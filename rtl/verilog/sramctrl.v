==> flow/design.v <==
module sramctrl
	(
		input wire clk_in,
		input wire rst_in,
		input wire trig_in,
		input wire rw_in,
		input wire [18:0] addr_in,
		input wire [7:0] w_data_in,
		output reg [7:0] r_data_out,
		output reg done_out,
		output reg we_n_out,
		output reg ce_n_out,
		output reg oe_n_out,
		output reg lb_n_out,
		output reg ub_n_out,
		output reg [17:0] addr_out,
		inout  wire [15:0] data_io
	);
		reg [2:0] state;
		localparam 	init=3'b000,
						idle=3'b001,
						read=3'b010,
						write=3'b011,
						latch=3'b100;
		reg [15:0] data_io_reg;
		reg trig_buf;
		reg [15:0] r_data,w_data;
		assign data_io=data_io_reg;
		always@(posedge clk_in,negedge rst_in) begin
			if(!rst_in) begin
				state<=init;
			end else begin
				case(state)
				init: begin
					oe_n_out	<=	1'b1;
					ce_n_out	<=	1'b1;
					we_n_out	<=	1'b1;
					addr_out	<=	18'b0;
					data_io_reg<=16'b0;
					state		<=	idle;
				end
				idle: begin
					we_n_out	<=	1'b1;
					if(trig_in) begin
						if(rw_in) begin
							oe_n_out	<=	1'b0;
							addr_out	<=addr_in[18:1];
							data_io_reg		<=16'bz;
							done_out		<=1;
							state		<=read;
						end else begin
							oe_n_out	<=	1'b1;
							addr_out	<=addr_in[18:1];
							data_io_reg		<=w_data;
							done_out		<=1;
							state		<=write;
						end
					end else begin
						oe_n_out	<=	1'b1;
						ce_n_out	<=	1'b0;
						we_n_out	<=	1'b1;
						done_out	<=	1'b1;
						addr_out	<=	18'b0;
						state		<=	idle;
					end
				end
				read: begin
					ce_n_out	<=	1'b0;
					oe_n_out	<=	1'b0;
					we_n_out	<=	1'b1;
					r_data	<=	data_io;
					done_out	<=	1'b0;
					state		<=	latch;
				end
				write: begin
					ce_n_out	<=	1'b0;
					oe_n_out	<=	1'b1;
					we_n_out	<=	1'b0;
					done_out	<=	1'b0;
					state		<=latch;
				end
				latch: begin
					r_data	<=	data_io;
					state<=idle;
				end
				default: begin
					state<=init;
				end
				endcase
			end
		end
	always@* begin
		if(!rw_in) begin
		if(addr_in[0]) begin
			ub_n_out<=1'b1;
			lb_n_out<=1'b0;
			w_data[15:8]<=w_data_in;
			w_data[7:0]<=8'b0;
			r_data_out<=r_data[7:0];
		end else begin
			ub_n_out<=1'b0;
			lb_n_out<=1'b1;
			w_data[15:8]<=8'b0;
			w_data[7:0]<=w_data_in;
			r_data_out<=r_data[15:8];
		end
		end else begin
		if(addr_in[0]) begin
			ub_n_out<=1'b0;
			lb_n_out<=1'b0;
			w_data[15:8]<=w_data_in;
			w_data[7:0]<=8'b0;
			r_data_out<=r_data[7:0];
		end else begin
			ub_n_out<=1'b0;
			lb_n_out<=1'b0;
			w_data[15:8]<=8'b0;
			w_data[7:0]<=w_data_in;
			r_data_out<=r_data[15:8];
		end
		end
	end
endmodule
== Reports on sramctrl ==
What the tools print for sramctrl, step after step.
Lines are those of the file above, counted from 1.
Library cell names are shortened.
Not given: n/a

* Top: sramctrl
* Clock input: clk_in
* Library: sky130hd
* Library corner: tt_025C_1v80

== Word-level counts ==
Source: Yosys, flattened and elaborated, memories not mapped. Widths are those after wreduce. Registers that Yosys merges into a memory's read port (data or address) are not register bits. Print and check cells do not count.

* Eq/ne operators: 6
* Mux-type cells: 22
* Shifts and indexed selects: 0
* $mul: 0
* Divide/modulo/power cells: 0
* Bitwise logic cells: 0
* Add/subtract/negate cells: 0
* Reduce/logical cells: 18
* Magnitude comparators: 0

{| class="wikitable"
|+ Operators by type and width
! kind !! number
|-
| 18-bit case mux with 2-bit select || 1
|-
| 16-bit case mux with 2-bit select || 1
|-
| 16-bit two-way mux || 2
|-
| 8-bit two-way mux || 3
|-
| 18-bit two-way mux || 1
|-
| 2-bit AND reduction || 5
|-
| 3-bit case mux with 3-bit select || 1
|-
| 2-bit OR reduction || 4
|-
| 1-bit two-way mux || 8
|-
| 2-bit nonzero test || 3
|-
| 3-bit by 2-bit == test with 1-bit output (second input constant) || 2
|-
| 3-bit AND reduction || 2
|-
| 3-bit nonzero test || 2
|-
| 1-bit case mux with 3-bit select || 2
|-
| 2-bit != test (second input constant) || 2
|-
| 1-bit case mux with 2-bit select || 2
|-
| 3-bit by 1-bit == test with 1-bit output (second input constant) || 1
|-
| 3-bit == test (second input constant) || 1
|-
| 3-bit zero test || 1
|-
| 3-bit OR reduction || 1
|-
| 2-bit two-way mux || 1
|}

* RAM bits: 0
* Memories kept: 0
* Clocked read ports x word width: 0
* Register bits: 57
* Memory bits (read-only): 0
* Output and inout bits: 48
* Latch bits: 0
* Word-level cells: 54

== Longest topological paths ==
Depth = most cells in a row (Yosys ltp): at word level without a register or memory, in the mapped netlist without a sequential cell, where the memories' decode and read muxes count.

* Depth in word-level cells: 4
* ABC_AREA: 1
* Depth in mapped cells: 4

== Synthesis result ==
Source: synth_stat.txt of the flow (Yosys; design flattened, memories mapped). It holds for the ABC_AREA given above (unset counts as 0); a run with the other value may have another netlist.

* Synthesis area: 2238.4 um2
* Sequential area: 1747.9 um2
* Flip-flop cells: 59
* Standard cells after synthesis: 180

{| class="wikitable"
|+ Cell types
! type !! number
|-
| edfxtp_1 || 54
|-
| nor2_1 || 43
|-
| inv_1 || 34
|-
| nand2_1 || 31
|-
| dfrtp_1 || 4
|-
| dfstp_2 || 1
|-
| buf_6 || 2
|-
| nor2_4 || 1
|-
| nand3_1 || 2
|-
| o21ai_0 || 2
|-
| buf_4 || 1
|-
| nor2_2 || 1
|-
| a21oi_1 || 1
|-
| o21ai_1 || 1
|-
| conb_1 || 1
|-
| inv_2 || 1
|}

== Timing after synthesis ==
Path of least setup slack by OpenSTA after synthesis, without wires, with an ideal clock, recovery checks aside; 20% of the period is set as input and as output delay. Where synthesis merged equal registers, the netlist keeps one of their names.

* Path type: flip-flop to flip-flop
* Start point: register state
* End point: register (no name shown)
* Driving pins on the path: 3
* Setup slack: 0.355 ns
* Period: 2.06 ns
* Data arrival time: 1.317 ns
* Data required time: 1.672 ns
* Delay of the path: 1.705 ns
* Path buffers: 0
* Period reached after synthesis: 1.705 ns

"delay of the path" = arrival - input delay + setup time.
"driving pins on the path": output pins that drive a net of the path, with the launching flip-flop's if there is one; two outputs of one cell count as two.
"period reached after synthesis" is the clock period less the worst setup slack; recovery checks do not enter. This is arithmetic on one report: input and output delays are still those of the set period (20% each).
An end named without its bit number is one bit of that signal or, where synthesis recoded a state register, one of its new flip-flops.
At most two assigning lines are given for a register; there are more.

* Path through: dfstp_2 -> o21ai_1 -> nor2_1

{| class="wikitable"
|+ Ends and longest elaborated chain, after synthesis
! item !! line !! source
|-
| start, declared || 19 || <nowiki>reg [2:0] state;</nowiki>
|-
| start, assigned || 31 || <nowiki>state<=init;</nowiki>
|-
| start, assigned || 40 || <nowiki>state <= idle;</nowiki>
|}

No chain of elaborated cells between the ends is given.

== Path in the finished layout ==
Path of least setup slack in the final report of job 1 (OpenROAD, finished layout, wires in). Where an end is a register, its clock arrival counts in the times.

* Path type: input port to output port
* Start point: input addr_in[0]
* End point: output r_data_out[5]
* Period: 2.85 ns
* Driving pins on the path: 5
* Data arrival time: 1.99 ns
* Data required time: 2.28 ns
* Output delay: 0.57 ns
* Setup slack: 0.29 ns
* Path buffers: 3

The rows between start and end are the longest chain of elaborated cells between them; the timing report does not say that the signal goes this way. Where chains are equally long, one stands for them.
A line is the first line of the expression or statement that the cell stems from. Yosys adds cells for indexed reads and writes and turns some case tables into memories.

* Path through: clkdlybuf4s50_1 -> buf_4 -> nand2_1 -> nand2_1 -> clkdlybuf4s50_1
* Length of the longest elaborated chain: 1
* Elaborated cells on any way between the ends: 1
* Classes of those cells: mux: 1

{| class="wikitable"
|+ Ends and longest elaborated chain, after layout
! item !! line !! source
|-
| start, declared || 7 || <nowiki>input wire [18:0] addr_in,</nowiki>
|-
| 8-bit two-way mux || 94 || <nowiki>if(addr_in[0]) begin</nowiki>
|-
| end, declared || 9 || <nowiki>output reg [7:0] r_data_out,</nowiki>
|}

--- measured runs ---
Below are 2 stored runs of the flow (Yosys, OpenROAD; platform sky130hd) on sramctrl, each with its settings and what was measured, unordered. Constraints: input delay and output delay 20% of the set period each, output load 0.01 pF.
By "worst setup path time" is meant the share of the clock period that the worst setup path is allowed (20% is reserved at inputs, 20% at outputs), minus its slack. Clock arrival times at its registers enter into it.

Job 1
==> flow/run.sh <==
#!/bin/bash
# the make line also repeats the synthesis and layout settings of config.mk as NAME=value (left out here)
make -C /OpenROAD-flow-scripts/flow DESIGN_CONFIG=/design/flow/config.mk WORK_HOME=/design/flow/orfs CLKGATE_MAP_FILE= finish
==> flow/config.mk <==
export PLATFORM = sky130hd
export DESIGN_NAME = sramctrl
export DESIGN_NICKNAME = sramctrl
export VERILOG_FILES = /design/flow/design.v
export SDC_FILE = /design/flow/constraint.sdc
export NUM_CORES = 4
export LEC_CHECK = 0
export ABC_AREA = 1
export CAP_MARGIN = 10
export CELL_PAD_IN_SITES_DETAIL_PLACEMENT = 0
export CELL_PAD_IN_SITES_GLOBAL_PLACEMENT = 1
export CORE_ASPECT_RATIO = 0.77
export CORE_MARGIN = 2
export CORE_UTILIZATION = 30
export GPL_ROUTABILITY_DRIVEN = 0
export MAX_ROUTING_LAYER = met5
export MIN_ROUTING_LAYER = met1
export PLACE_DENSITY = 0.63
export SLEW_MARGIN = 20
==> flow/constraint.sdc <==
create_clock -name core_clock -period 2.85 [get_ports {clk_in}]
set_input_delay 0.5700 -clock core_clock [delete_from_list [all_inputs] [get_ports {clk_in}]]
set_output_delay 0.5700 -clock core_clock [all_outputs]
set_load 0.01 [all_outputs]

==> results of job 1 <==
chip area after synthesis (Yosys): 2238.4 um2
die area: 8173.8 um2
utilization: 44.4%
worst setup slack after layout: 0.287 ns
worst setup path time: 1.42 ns
worst setup path kind: input port to output port

Job 2
==> flow/run.sh <==
#!/bin/bash
# the make line also repeats the synthesis and layout settings of config.mk as NAME=value (left out here)
make -C /OpenROAD-flow-scripts/flow DESIGN_CONFIG=/design/flow/config.mk WORK_HOME=/design/flow/orfs CLKGATE_MAP_FILE= finish
==> flow/config.mk <==
export PLATFORM = sky130hd
export DESIGN_NAME = sramctrl
export DESIGN_NICKNAME = sramctrl
export VERILOG_FILES = /design/flow/design.v
export SDC_FILE = /design/flow/constraint.sdc
export NUM_CORES = 4
export LEC_CHECK = 0
export CAP_MARGIN = 20
export CORE_MARGIN = 2
export CORE_UTILIZATION = 40
export SLEW_MARGIN = 20
==> flow/constraint.sdc <==
create_clock -name core_clock -period 1.51 [get_ports {clk_in}]
set_input_delay 0.3020 -clock core_clock [delete_from_list [all_inputs] [get_ports {clk_in}]]
set_output_delay 0.3020 -clock core_clock [all_outputs]
set_load 0.01 [all_outputs]

==> results of job 2 <==
chip area after synthesis (Yosys): 2217.1 um2
die area: 6154.4 um2
utilization: 59.3%
worst setup slack after layout: 0.073 ns
worst setup path time: 0.83 ns
worst setup path kind: input port to output port
--- end ---
